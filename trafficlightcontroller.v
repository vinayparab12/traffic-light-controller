==> flow/design.v <==
`timescale 1ns / 1ps
module trafficlightcontroller(clk,reset,sensor,light_HW,light_FM);
    input clk,reset,sensor;  
    output reg [2:0] light_HW,light_FM;  
    parameter HGRN_FRED = 2'b00;     
    parameter HYEL_FRED = 2'b01;     
    parameter HRED_FGRN = 2'b10;     
    parameter HRED_FYEL = 2'b11;     
    reg [1:0] present_state,next_state;
    reg yel_count1_en, yel_count2_en, red_count_en;
    reg [3:0] count_3s1,count_3s2;
    reg [4:0] count_10s;
    wire delay3s1, delay3s2, delay10s;
    always @(posedge clk or negedge reset) begin
        if(!reset) present_state<=HGRN_FRED;  
        else present_state<=next_state; 
        end
    always @(*) begin
    next_state = present_state;
    light_HW = 3'b100;  
    light_FM = 3'b001;  
    yel_count1_en=0;  
    yel_count2_en=0;  
    red_count_en=0;  
    case(present_state)
    HGRN_FRED: begin 
                light_HW=3'b100;
                light_FM=3'b001;
                if(sensor) next_state=HYEL_FRED;
                else next_state=HGRN_FRED;
               end
    HYEL_FRED: begin
                light_HW=3'b010;
                light_FM=3'b001;
                yel_count1_en=1;
                if(delay3s1) next_state=HRED_FGRN;
                else next_state=HYEL_FRED;
               end
    HRED_FGRN: begin
                light_HW=3'b001;
                light_FM=3'b100;
                red_count_en=1;
                if(delay10s) next_state=HRED_FYEL;
                else next_state=HRED_FGRN;
               end
    HRED_FYEL: begin
                light_HW=3'b001;
                light_FM=3'b010;
                yel_count2_en=1;
                if(delay3s2) next_state=HGRN_FRED;
                else next_state=HRED_FYEL;
               end
    default: next_state=HGRN_FRED; 
    endcase
    end
    always @(posedge clk or negedge reset) begin
        if(!reset) count_3s1<=0;
        else if(yel_count1_en) count_3s1<=count_3s1 + 1;
        else count_3s1<=0;
        end
        assign delay3s1 = (count_3s1==4'd5);  
    always @(posedge clk or negedge reset) begin
        if(!reset) count_3s2<=0;
        else if(yel_count2_en) count_3s2<=count_3s2 + 1;
        else count_3s2<=0;
        end
        assign delay3s2 = (count_3s2==4'd3);  
    always @(posedge clk or negedge reset) begin
        if(!reset) count_10s<=0;
        else if(red_count_en) count_10s<=count_10s + 1;
        else count_10s<=0;
        end
        assign delay10s = (count_10s==5'd10);  
endmodule
# Step by step through the tools: trafficlightcontroller
# The steps from the RTL of trafficlightcontroller to its reports follow in flow order.
# Line numbers count from 1 in the design file above.
# Operators: Yosys type, input widths -> output width; for muxes data width and select width s.
# A cell with - has no value.
# setup
top_module	trafficlightcontroller
clk_port	clk
lib	sky130hd
pvt_corner	tt_025C_1v80

# Word-level counts
# Yosys after proc, flatten, opt, wreduce and memory -nomap, before mapping. Enables and synchronous resets that opt folds into registers are not counted as muxes. Memory bits, and registers merged into a memory's read port (data or address), are not among the register bits. Print and check cells are not counted. Equal cells are merged and count once.
# op_classes
add_sub_neg	3
mul	0
div_mod_pow	0
cmp	0
eq_ne	6
n_shift	0
muxes	13
n_logic	0
reduce_and_logical	6
# ops
cell	count
$pmux 3 s3	2
$reduce_or 3->1	3
$add 4x1->4 const B	2
$pmux 2 s4	1
$mux 4	2
$pmux 1 s2	3
$add 5x1->5 const B	1
$eq 5x4->1 const B	1
$mux 5	1
$eq 2x2->1 const B	2
$reduce_or 2->1	2
$eq 4x2->1 const B	1
$eq 4x3->1 const B	1
$mux 2	2
$eq 2x1->1 const B	1
$logic_not 2->1	1
$mux 1	2
# bits
register_bits	15
latch_bits	0
mem_bits_rw	0
romBits	0
clocked_rd_ports_x_width	0
memories	0
inputBits	3
out_inout_bits	6
elab_cells	32

# Longest topological paths
# Yosys ltp: most cells in a row. Word level: on the elaborated netlist, between registers, memories and ports. Mapped: between sequential cells and ports; inverters and the memories' decode and read muxes count.
# depth
ltp_word	4
abc_area	0
depth_mapped	4
mapped_depth_nobuf	4

# Netlist
# Yosys stat after the flow's synthesis: flattened, memories mapped to cells. It holds for the ABC_AREA given above (unset counts as 0); a run with the other value may have another netlist.
# The area totals of this step are shown rounded.
# mapped
cell_count	74
yosys_area_um2	823
sequential_area_um2	427
ff_cells	17
buffers	6
# by_type
cell_type	count	type_area_um2
sky130_fd_sc_hd__dfrtp_1	16	400.384
sky130_fd_sc_hd__ha_1	5	62.56
sky130_fd_sc_hd__mux2_2	3	33.782
sky130_fd_sc_hd__nor2_1	9	33.782
sky130_fd_sc_hd__dfstp_2	1	26.275
sky130_fd_sc_hd__inv_1	7	26.275
sky130_fd_sc_hd__xnor2_1	3	26.275
sky130_fd_sc_hd__buf_6	2	22.522
sky130_fd_sc_hd__nand3_1	4	20.019
sky130_fd_sc_hd__nor4_1	3	18.768
sky130_fd_sc_hd__a22o_1	2	17.517
sky130_fd_sc_hd__nor4b_1	2	17.517
sky130_fd_sc_hd__nor4b_2	1	15.014
sky130_fd_sc_hd__and4bb_2	1	12.512
sky130_fd_sc_hd__o22ai_1	2	12.512
sky130_fd_sc_hd__or3_1	2	12.512
sky130_fd_sc_hd__clkbuf_1	3	11.261
sky130_fd_sc_hd__mux2i_1	1	10.01
# Other cell types: 7; their cells: 7.

# Timing after synthesis
# Source: OpenSTA report_checks on the synthesized netlist (no wires, ideal clock, input and output delay 20% of the period each), path of least setup slack; recovery checks are left aside. Register names are those of the netlist, which keeps one name where synthesis merged equal registers.
# synth_path
kind	flip-flop to output port
from	register present_state
to	output light_HW[2]
tclk_ps	1450
out_delay_ps	290
t_first_pin_ps	0
arrival_ps	1060
t_required_ps	1160
path_slack_ps	100
delay_ps	1060
stages	4
path_buffers	1
period_less_setup_slack_ps	1350
# "delay_ps" is the arrival time less input delay plus setup time.
# A path that ends at an output port has no setup time.
# "stages" counts driving pins, that of a launching flip-flop among them; a cell with two outputs on the path counts twice.
# "period_less_setup_slack_ps" is the clock period less the worst setup slack; recovery checks do not enter. This is arithmetic on one report: input and output delays are still those of the set period (20% each).
# Where an end lacks its bit number, it is one bit of the signal, or one of the new flip-flops if synthesis recoded a state register.
# Between the ends stands the longest chain of elaborated cells between them, by number of cells; it is not shown to be the way that was timed. Of several equally long chains one is given.
# Each line given opens the expression or statement behind the cell; cells for indexed reads and writes are added by Yosys, which also makes memories of some case tables.
# synth_between
path_cell_list	sky130_fd_sc_hd__dfrtp_1 > sky130_fd_sc_hd__buf_6 > sky130_fd_sc_hd__or2_2 > sky130_fd_sc_hd__nor2_1
elab_chain_len	3
cone_cells	6
cone_lines	1
classes_between	3 x eq/ne; 1 x mux; 2 x reduce/logical
# synth_lines
element	line	text
start, declared	9	reg [1:0] present_state,next_state;
start, assigned	15	if(!reset) present_state<=HGRN_FRED;
start, assigned	16	else present_state<=next_state;
$eq 2x2->1	25	case(present_state)
$reduce_or 2->1	-
$pmux 3 s3	25
end, declared	4	output reg [2:0] light_HW,light_FM;
# Some nets on the timed path still bear RTL names; the line given drives or declares the net.
# synth_named_nets
signal	line
light_HW[0]	25

# Path in the finished layout
# From the final timing report of flow run A: the path of least setup slack in the routed layout; clock arrival at registers is part of the times.
# The report prints the path's times to 10 ps; the period is as set.
# layout_path
kind	flip-flop to output port
from	register present_state
to	output light_HW[2]
tclk_ps	1120
out_delay_ps	220
t_first_pin_ps	250
arrival_ps	1090
t_required_ps	900
path_slack_ps	-190
stages	4
path_buffers	1
# Where an end lacks its bit number, it is one bit of the signal, or one of the new flip-flops if synthesis recoded a state register.
# layout_between
path_cell_list	sky130_fd_sc_hd__dfrtp_1 > sky130_fd_sc_hd__or2_4 > sky130_fd_sc_hd__nor2_4 > sky130_fd_sc_hd__buf_6
# layout_lines
element	line	text
start, declared	9	reg [1:0] present_state,next_state;
start, assigned	15	if(!reset) present_state<=HGRN_FRED;
start, assigned	16	else present_state<=next_state;
end, declared	4	output reg [2:0] light_HW,light_FM;
# Chain of elaborated cells between the ends: none given.

# Stored flow runs of trafficlightcontroller (2 of them; Yosys, OpenROAD, sky130hd). They differ in their settings and are not a sequence. Constraints: input delay and output delay 20% of the set period each, output load 0.01 pF.
# "achieved_period_ps" means the clock period less the worst setup slack. The figure is calculated, with input and output delays left at 20% of the set period.
# "critical_path_time_ps": the worst setup path's part of the clock period (all of it between registers, 20% less for each end at a port) less its slack. A launch clock that arrives late makes it longer, a capture clock that arrives late makes it shorter.
# "critical_path_time_ps" is given in steps of 10 ps.
# Values from the reports are rounded here.
# Settings: . = not set for that run.
stored run	period_ns	CORE_UTILIZATION	SETUP_SLACK_MARGIN	PLACE_DENSITY_LB_ADDON	CORE_ASPECT_RATIO	CELL_PAD_IN_SITES_GLOBAL_PLACEMENT	TNS_END_PERCENT	ABC_AREA	CTS_CLUSTER_SIZE	CAP_MARGIN	MIN_ROUTING_LAYER	CORE_MARGIN	SLEW_MARGIN	GPL_TIMING_DRIVEN	GPL_ROUTABILITY_DRIVEN	tns_ps	worstSetupSlack_ps	synthesis_area_um2	final_cell_area_um2	critical_path_time_ps	timing.worst_path_kind	achieved_period_ps	die_um2
flow run A	1.12	17	-0.0	0.06	1.35	1	25	0	99	10	met1	2	20	.	.	-1400	-195	823	1140	1090	flip-flop to output port	1315	5420
flow run B	1.52	50	0.44	0.09	.	.	.	.	57	15	.	2	15	1	0	0	35	823	1250	1180	flip-flop to output port	1485	1990
